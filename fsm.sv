==> flow/design.v <==
module fsm(
    input logic clk, rst,
    input logic [4:0] keyout,
    input logic [31:0] seq,
    output logic [3:0] state
);
    typedef enum logic [3:0] {
        LS0=0,
        LS1=1,
        LS2=2,
        LS3=3,
        LS4=4,
        LS5=5,
        LS6=6,
        LS7=7,
        OPEN=8,
        ALARM=9,
        INIT=10
    } state_t;
    logic [3:0] next_state;
    logic [31:0] seq1;
    always_ff @(posedge clk, posedge rst) begin
        if(rst) begin
            state <= INIT;
            seq1 <= 0;
        end
        else if (keyout == 5'd16) begin
          seq1 <= seq;
          state <= next_state;
        end
        else begin
            state <= next_state;
        end
    end
    always_comb begin
        case (state)
            INIT: next_state = (keyout == 5'd16) ? LS0:INIT;
            LS0 : next_state = (seq1[31:28] == keyout[3:0]) ? LS1:ALARM;
            LS1 : next_state = (seq1[27:24] == keyout[3:0]) ? LS2:ALARM;
            LS2 : next_state = (seq1[23:20] == keyout[3:0]) ? LS3:ALARM;
            LS3 : next_state = (seq1[19:16] == keyout[3:0]) ? LS4:ALARM;
            LS4 : next_state = (seq1[15:12] == keyout[3:0]) ? LS5:ALARM;
            LS5 : next_state = (seq1[11:8] == keyout[3:0]) ? LS6:ALARM;
            LS6 : next_state = (seq1[7:4] == keyout[3:0]) ? LS7:ALARM;
            LS7 : next_state = (seq1[3:0] == keyout[3:0]) ? OPEN:ALARM;
            OPEN : next_state = OPEN;
            ALARM: next_state = ALARM;
            default: next_state = INIT;
        endcase
    end
endmodule
== Step by step through the tools: fsm ==
What the tools print for fsm, step after step.
Lines are those of the file above, counted from 1.
Cell names lack the library's common part.
A cell with - has no value.
Set-up
  design top: fsm
  clock: clk
  library: sky130hd
  library corner: tt_025C_1v80

== After elaboration ==
Source: Yosys, flattened and elaborated, memories not mapped. Widths are those after wreduce; folded enables and synchronous resets count as part of the registers. Registers that Yosys merges into a memory's read port (data or address) are not register bits. Print and check cells do not count. Equal cells are merged and count once.
Operators by class
  equal/unequal tests: 19
  reduce/logical cells: 1
  muxes and demuxes: 10
Operator list (count)
  parallel mux 4 bit (select 11 bit): 1
  equality test 4 bit: 8
  2-to-1 mux 4 bit: 8
  equality test 4 x 3 -> 1 bit (second input constant): 4
  equality test 4 bit (second input constant): 3
  equality test 4 x 2 -> 1 bit (second input constant): 2
  equality test 5 bit (second input constant): 1
  equality test 4 x 1 -> 1 bit (second input constant): 1
  logical NOT 4 bit: 1
  2-to-1 mux 1 bit: 1
Storage and ports
  flip-flop bits (word level): 36
  word-level cells: 32
  input port bits: 39

== Longest topological paths ==
Longest topological path by Yosys (ltp), each cell counted once; first at word level (registers and memories cut), then after technology mapping (sequential cells cut; the memories' decode and read muxes count).
Logic depth
  depth after elaboration: 3
  ABC_AREA: 0
  depth in mapped cells: 8

== Synthesis result ==
Yosys stat after the flow's synthesis: flattened, memories mapped to cells. It holds for the ABC_AREA given above (unset counts as 0); a run with the other value may have another netlist.
Mapped netlist
  cell count: 154
  flip-flop cells: 36
  chip area (Yosys): 1919.3 um^2
  buffers: 9
  sequential area: 903.4 um^2
Cells by type (count)
  dfrtp_1: 34
  mux2_2: 32
  xnor2_1: 19
  xor2_1: 13
  dfstp_2: 2
  buf_6: 4
  nand4_1: 5
  clkbuf_8: 2
  buf_12: 1
  o21ai_0: 4
  a31oi_1: 3
  nand2b_1: 3
  nor2b_1: 3
  nor4_1: 3
  nand3_1: 3
  nor4_2: 1
  nand2_1: 3
  nor2_1: 3
Other cell types: 14; their cells: 16.

== Path before layout ==
OpenSTA on the mapped netlist: ideal clock, no wires. The path of least setup slack (recovery checks aside). Input and output delay are each 20% of the period. Register names are those of the netlist, which keeps one name where synthesis merged equal registers.
Timing path after synthesis
  path kind: input-to-reg
  from: in keyout[1]
  to: reg seq1[0]
  path slack: 0.120 ns
  driving pins on the path: 6
  arrival time: 1.465 ns
  external input delay: 0.342 ns
  delay of the path: 1.248 ns
  clock period: 1.71 ns
  library setup time: 0.125 ns
  time at the first pin: 0.342 ns
  synthesis period reached: 1.59 ns
"delay of the path" = arrival - input delay + setup time.
"driving pins on the path" counts driving pins, that of a launching flip-flop among them; a cell with two outputs on the path counts twice.
"synthesis period reached" = period - worst setup slack (recovery checks aside). The figure is calculated, with input and output delays left at 20% of the set period.
Between the ends stands the longest chain of elaborated cells between them, by number of cells; it is not shown to be the way that was timed. Of several equally long chains one is given.
Each line given opens the expression or statement behind the cell; cells for indexed reads and writes are added by Yosys, which also makes memories of some case tables.
Between the ends, after synthesis
  cell sequence: buf_6 > nor4_2 > and2_1 > buf_6 > clkbuf_8 > mux2_2
  length of the longest elaborated chain: 1
Ends and longest elaborated chain, after synthesis
  from (decl): RTL line 3  | input logic [4:0] keyout,
  equality test 5 bit: RTL line 27  | else if (keyout == 5'd16) begin
  to (assign): RTL line 25  | seq1 <= 0;
  to (assign): RTL line 28  | seq1 <= seq;
  to (decl): RTL line 21  | logic [31:0] seq1;

== Worst path after layout ==
Path of least setup slack in the final report of run 2 (OpenROAD, finished layout, wires in). Where an end is a register, its clock arrival counts in the times.
Timing path post-layout
  path kind: reg-to-output
  from: reg state[3]
  to: out state[3]
  clock period: 2.53 ns
  path slack: 0.56 ns
  arrival time: 1.46 ns
  time at the first pin: 0.27 ns
  driving pins on the path: 2
At most two assigning lines are given for a register; there are more.
Between the ends, post-layout
  cell sequence: dfstp_2 > clkdlybuf4s50_1
  length of the longest elaborated chain: 0
Ends and longest elaborated chain, post-layout
  from (decl): RTL line 5  | output logic [3:0] state
  from (assign): RTL line 29  | state <= next_state;
  from (assign): RTL line 32  | state <= next_state;
  to (decl): RTL line 5

## Implementation results

Measured results for fsm: 2 stored runs of the Yosys and OpenROAD flow on sky130hd. The settings differ; the order carries no meaning. The constraints put input and output delay at 20% of the set period each and load the outputs with 0.01 pF.
"achieved clock period (ns)" is the run's clock period less its worst setup slack. It is reckoned from that one timing run; input and output delays stay at 20% of the period that was set.
"worst setup path time (ns)": the worst setup path's part of the clock period (all of it between registers, 20% less for each end at a port) less its slack. A launch clock that arrives late makes it longer, a capture clock that arrives late makes it shorter.
"finish__power__total" rests on the timing tool's default activity at the inputs, not on a simulated workload.

Flow files of run 1
==> flow/run.sh <==
#!/bin/bash
# the make line also repeats the synthesis and layout settings of config.mk as NAME=value (left out here)
make -C /OpenROAD-flow-scripts/flow DESIGN_CONFIG=/design/flow/config.mk WORK_HOME=/design/flow/orfs CLKGATE_MAP_FILE= finish
==> flow/config.mk <==
export PLATFORM = sky130hd
export DESIGN_NAME = fsm
export DESIGN_NICKNAME = fsm
export VERILOG_FILES = /design/flow/design.v
export SDC_FILE = /design/flow/constraint.sdc
export NUM_CORES = 4
export LEC_CHECK = 0
export CAP_MARGIN = 35
export CELL_PAD_IN_SITES_GLOBAL_PLACEMENT = 3
export CORE_MARGIN = 7
export CORE_UTILIZATION = 63
export MAX_ROUTING_LAYER = met5
export MIN_ROUTING_LAYER = met1
export PLACE_DENSITY_LB_ADDON = 0.09
export SETUP_SLACK_MARGIN = 0.46
export SLEW_MARGIN = 25
export TNS_END_PERCENT = 5
==> flow/constraint.sdc <==
create_clock -name core_clock -period 1.87 [get_ports {clk}]
set_input_delay 0.3740 -clock core_clock [delete_from_list [all_inputs] [get_ports {clk}]]
set_output_delay 0.3740 -clock core_clock [all_outputs]
set_load 0.01 [all_outputs]

report of run 1: did not finish, place, FLW-0024

Flow files of run 2
==> flow/run.sh <==
#!/bin/bash
# the make line also repeats the synthesis and layout settings of config.mk as NAME=value (left out here)
make -C /OpenROAD-flow-scripts/flow DESIGN_CONFIG=/design/flow/config.mk WORK_HOME=/design/flow/orfs CLKGATE_MAP_FILE= finish
==> flow/config.mk <==
export PLATFORM = sky130hd
export DESIGN_NAME = fsm
export DESIGN_NICKNAME = fsm
export VERILOG_FILES = /design/flow/design.v
export SDC_FILE = /design/flow/constraint.sdc
export NUM_CORES = 4
export LEC_CHECK = 0
export CAP_MARGIN = 10
export CELL_PAD_IN_SITES_DETAIL_PLACEMENT = 2
export CORE_MARGIN = 10
export CORE_UTILIZATION = 17
export CTS_CLUSTER_DIAMETER = 55
export CTS_CLUSTER_SIZE = 36
export GPL_TIMING_DRIVEN = 0
export HOLD_SLACK_MARGIN = -0.09
export PLACE_DENSITY_LB_ADDON = 0.16
export SETUP_SLACK_MARGIN = 0.38
export SLEW_MARGIN = 20
==> flow/constraint.sdc <==
create_clock -name core_clock -period 2.53 [get_ports {clk}]
set_input_delay 0.5060 -clock core_clock [delete_from_list [all_inputs] [get_ports {clk}]]
set_output_delay 0.5060 -clock core_clock [all_outputs]
set_load 0.01 [all_outputs]

report of run 2
yosys chip area after synthesis (um^2): 1919.3
finish__design__die__area: 15940.3
finish__design__instance__area__stdcell: 2651.3
finish__design__instance__utilization: 0.2424
finish__timing__setup__ws: 0.562
finish__timing__setup__tns: 0.000
finish__timing__hold__ws: 0.526
finish__power__total: 2.010e-03
achieved clock period (ns): 1.968
worst setup path time (ns): 1.46
worst setup path kind: reg-to-output
